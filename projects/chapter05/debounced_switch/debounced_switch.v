==> flow/design.v <==
module debounce_filter #(parameter DEBOUNCE_LIMIT = 250000) (
  input  i_Clk,
  input  i_Bouncy,
  output o_Debounced);
  reg [$clog2(DEBOUNCE_LIMIT)-1:0] r_Count = 0;
  reg r_State = 1'b0;
  always @(posedge i_Clk)
  begin
    if (i_Bouncy !== r_State && r_Count < DEBOUNCE_LIMIT-1)
    begin
      r_Count <= r_Count + 1;
    end
    else if (r_Count == DEBOUNCE_LIMIT-1)
    begin
      r_State <= i_Bouncy;
      r_Count <= 0;
    end 
    else
    begin
      r_Count <= 0;
    end
  end
  assign o_Debounced = r_State;
endmodule
module debounced_switch (
    input  i_Clk,
    input  i_Switch_1,
    output o_LED_1,
    output o_LED_2,
    output o_LED_3,
    output o_LED_4
);
wire w_Debounced_Switch;
debounce_filter #(.DEBOUNCE_LIMIT(250000)) Debounce_Inst (
    .i_Clk(i_Clk), 
    .i_Bouncy(i_Switch_1),
    .o_Debounced(w_Debounced_Switch)
);
toggle_led LED_Toggle_Inst (
    .i_Clk(i_Clk),
    .i_Switch_1(w_Debounced_Switch),
    .o_LED_1(o_LED_1),
    .o_LED_2(o_LED_2),
    .o_LED_3(o_LED_3),
    .o_LED_4(o_LED_4)
);
endmodule
module toggle_led
    (input i_Clk,
    input i_Switch_1,
    output o_LED_1,
    output o_LED_2,
    output o_LED_3,
    output o_LED_4);
    reg r_Switch_1 = 1'b0;
    reg r_LED_1 = 1'b0;
    always @(posedge i_Clk)
        begin
            r_Switch_1 <= i_Switch_1;  
            if (i_Switch_1 == 1'b0 && r_Switch_1 == 1'b1)
                begin
                    r_LED_1 <= ~r_LED_1;
                end
        end
    assign o_LED_1 = r_LED_1;
    assign o_LED_2 = r_LED_1;
    assign o_LED_3 = r_LED_1;
    assign o_LED_4 = r_LED_1;
endmodule
**From RTL to reports: debounced_switch**

The steps from the RTL of debounced_switch to its reports follow in flow order.
Lines are those of the file above, counted from 1.
Library cell names are shortened.
Not given: n/a

- Top: debounced_switch
- Clock input: i_Clk
- Library: sky130hd
- Timing corner: tt_025C_1v80

**Word-level counts**

Yosys after proc, flatten, opt, wreduce and memory -nomap, before mapping. Enables and synchronous resets that opt folds into registers are not counted as muxes. Memory bits, and registers merged into a memory's read port (data or address), are not among the register bits. Print and check cells are not counted. Equal cells are merged and count once.

- Add/sub/neg operators: 1
- Order comparisons: 1
- Eq/ne operators: 2
- Bitwise operators: 3
- Reductions and logical operators: 3

Operators by type and width:

| operator | count |
|---|---|
| adder 18 x 1 -> 18 bit with constant B | 1 |
| less-than comparator 18 bit with constant B | 1 |
| equality test 18 bit with constant B | 1 |
| NOT 1 bit | 3 |
| logical AND 1 bit | 2 |
| AND reduction 2 bit | 1 |
| case inequality test 1 bit | 1 |

- Register bits: 21
- Cells after elaboration: 14

**Logic depth**

Yosys ltp: most cells in a row. Word level: on the elaborated netlist, between registers, memories and ports. Mapped: between sequential cells and ports; inverters and the memories' decode and read muxes count.

- Word-level depth: 4
- ABC_AREA: 0
- Depth in mapped cells: 6
- Gate-level depth less buffers: 5

**Mapped cells and area**

The flow's flattened synthesis, as Yosys stat reports it; memories are mapped. The netlist is that of the ABC_AREA named above (0 if unset); the other value can give another one.
The area totals of this step are shown rounded.

- Cell count: 103
- Mapped area: 955 sq um
- Sequential area: 440 sq um
- Mapped flip-flops: 21
- Buffer cells: 4

Cell types:

| cell type | count | total area (sq um) |
|---|---|---|
| dfxtp_1 | 19 | 380.365 |
| xnor2_1 | 11 | 96.342 |
| nor2_1 | 18 | 67.565 |
| edfxtp_1 | 2 | 60.058 |
| buf_4 | 4 | 30.029 |
| nand3_1 | 6 | 30.029 |
| nor4_1 | 4 | 25.024 |
| or3_1 | 4 | 25.024 |
| inv_1 | 5 | 18.768 |
| and4_1 | 2 | 17.517 |
| xor2_1 | 2 | 17.517 |
| a21oi_1 | 3 | 15.014 |
| nand2_1 | 4 | 15.014 |
| o21ai_0 | 3 | 15.014 |
| o221ai_2 | 1 | 15.014 |
| ha_1 | 1 | 12.512 |
| nand4_1 | 2 | 12.512 |
| nand4_2 | 1 | 12.512 |

Other cell types: 10; their cells: 11.
The figures by module come from a second, unflattened synthesis with its own total; it is not the netlist above.

- Cell total of the unflattened synthesis: 105
- Area (unflattened synthesis): 983 sq um

Rows give one instance, submodules left out.

Modules:

| module | instances | cells | area (sq um) |
|---|---|---|---|
| debounce_filter #(DEBOUNCE_LIMIT=250000) | 1 | 98 | 893 |
| toggle_led | 1 | 7 | 90.1 |
| debounced_switch | 1 | 0 | 0.0 |

**Worst setup path after synthesis**

Source: OpenSTA report_checks on the synthesized netlist (no wires, ideal clock, input and output delay 20% of the period each), path of least setup slack; recovery checks are left aside. Register names are those of the netlist, which keeps one name where synthesis merged equal registers.

- Path type: register to register
- From: register Debounce_Inst.r_Count[0]
- To: register Debounce_Inst.r_Count[4]
- Clock period: 2.0 ns
- Setup time: 0.115 ns
- Time at the first pin: 0.000 ns
- Arrival time: 1.582 ns
- Required time: 1.885 ns
- Path slack: 0.303 ns
- Delay of the path: 1.697 ns
- Stages: 7
- Buffers on the path: 1
- Synthesis period reached: 1.697 ns

"delay of the path" is the arrival time less input delay plus setup time.
"stages": output pins that drive a net of the path, with the launching flip-flop's if there is one; two outputs of one cell count as two.
"synthesis period reached" = period - worst setup slack (recovery checks aside). The figure is calculated, with input and output delays left at 20% of the set period.
The rows between start and end are the longest chain of elaborated cells between them; the timing report does not say that the signal goes this way. Where chains are equally long, one stands for them.
A line is the first line of the expression or statement that the cell stems from. Yosys adds cells for indexed reads and writes and turns some case tables into memories.
A register here has more assigning lines than the two given.

- Cell sequence: dfxtp_1 ha_1 nand4_1 o31a_1 o221ai_2 buf_4 nor2_1
- Cells in the longest elaborated chain: 2
- Elaborated cells between the ends (all ways): 3
- Source lines of those cells: 2
- Classes of those cells: add/sub: 1; compare: 1; reduce/logical: 1

RTL lines, path after synthesis:

| element | RTL line | RTL |
|---|---|---|
| start, declared | 5 | `reg [$clog2(DEBOUNCE_LIMIT)-1:0] r_Count = 0;` |
| start, assigned | 11 | `r_Count <= r_Count + 1;` |
| start, assigned | 16 | `r_Count <= 0;` |
| less-than comparator 18 bit | 9 | `if (i_Bouncy !== r_State && r_Count < DEBOUNCE_LIMIT-1)` |
| logical AND 1 bit | 9 |  |
| end, assigned | 11 |  |
| end, assigned | 16 |  |
| end, declared | 5 |  |

**Path in the finished layout**

Path of least setup slack in the final report of run A (OpenROAD, finished layout, wires in). Where an end is a register, its clock arrival counts in the times.

- Path type: register to register
- From: register Debounce_Inst.r_Count[0]
- To: register Debounce_Inst.r_Count[14]
- Clock period: 2.22 ns
- Setup time: 0.06 ns
- Time at the first pin: 0.25 ns
- Arrival time: 2.02 ns
- Required time: 2.41 ns
- Path slack: 0.40 ns
- Stages: 6
- Buffers on the path: 0

The rows between start and end are the longest chain of elaborated cells between them; the timing report does not say that the signal goes this way. Where chains are equally long, one stands for them.
A register here has more assigning lines than the two given.

- Cell sequence: dfxtp_1 ha_1 nand3_2 or3_1 or3_1 a21oi_1
- Cells in the longest elaborated chain: 2
- Elaborated cells between the ends (all ways): 3
- Source lines of those cells: 2
- Classes of those cells: add/sub: 1; compare: 1; reduce/logical: 1

RTL lines, path after layout:

| element | RTL line | RTL |
|---|---|---|
| start, declared | 5 | `reg [$clog2(DEBOUNCE_LIMIT)-1:0] r_Count = 0;` |
| start, assigned | 11 | `r_Count <= r_Count + 1;` |
| start, assigned | 16 | `r_Count <= 0;` |
| less-than comparator 18 bit | 9 | `if (i_Bouncy !== r_State && r_Count < DEBOUNCE_LIMIT-1)` |
| logical AND 1 bit | 9 |  |
| end, assigned | 11 |  |
| end, assigned | 16 |  |
| end, declared | 5 |  |

Data sheet: physical implementation of debounced_switch

Module debounced_switch, platform sky130hd: 2 stored runs of the flow (Yosys, OpenROAD) with differing settings, in no particular order. Input and output delays are each 20% of the period that was set; the output load is 0.01 pF.
By "achieved period" is meant the clock period of the run minus its worst setup slack. This is arithmetic on one report: input and output delays are still those of the set period (20% each).
"worst path time" means the part of the period allowed to the worst setup path (the constraints hold back 20% at inputs and 20% at outputs) less its slack; where the path has registers, the arrival times of their clocks count too.
"total power after layout" is the tool's figure for a default switching activity; nothing was simulated.
The results are shown rounded.

### Run A

Settings: `period_ns=2.22`, `CORE_UTILIZATION=15`, `SETUP_SLACK_MARGIN=0.16`, `PLACE_DENSITY_LB_ADDON=0.26`, `HOLD_SLACK_MARGIN=0.27`, `CORE_MARGIN=10`, `CELL_PAD_IN_SITES_GLOBAL_PLACEMENT=3`, `MIN_ROUTING_LAYER=met1`, `MAX_ROUTING_LAYER=met4`, `CAP_MARGIN=20`, `SLEW_MARGIN=20`

- Synthesis area: 955 sq um
- Area inside the die boundary: 9960 sq um
- Area of the standard cells in the finished layout: 1140 sq um
- Utilization in the final report: 0.181
- Worst slack on setup checks: 0.396 ns
- Post-route setup TNS: 0.000 ns
- Worst-case hold slack: 0.436 ns
- Total power after layout: 0.662 mW
- Achieved period: 1.824 ns
- Worst path time: 1.82 ns
- Class of the worst setup path: register to register

### Run B

Settings: `period_ns=2.13`, `SETUP_SLACK_MARGIN=0.2`, `CAP_MARGIN=20`, `CORE_MARGIN=2`, `CORE_UTILIZATION=40`, `SLEW_MARGIN=20`

- Synthesis area: 955 sq um
- Area inside the die boundary: 2790 sq um
- Area of the standard cells in the finished layout: 1060 sq um
- Utilization in the final report: 0.476
- Worst slack on setup checks: 0.311 ns
- Post-route setup TNS: 0.000 ns
- Worst-case hold slack: 0.455 ns
- Total power after layout: 0.620 mW
- Achieved period: 1.819 ns
- Worst path time: 1.82 ns
- Class of the worst setup path: register to register
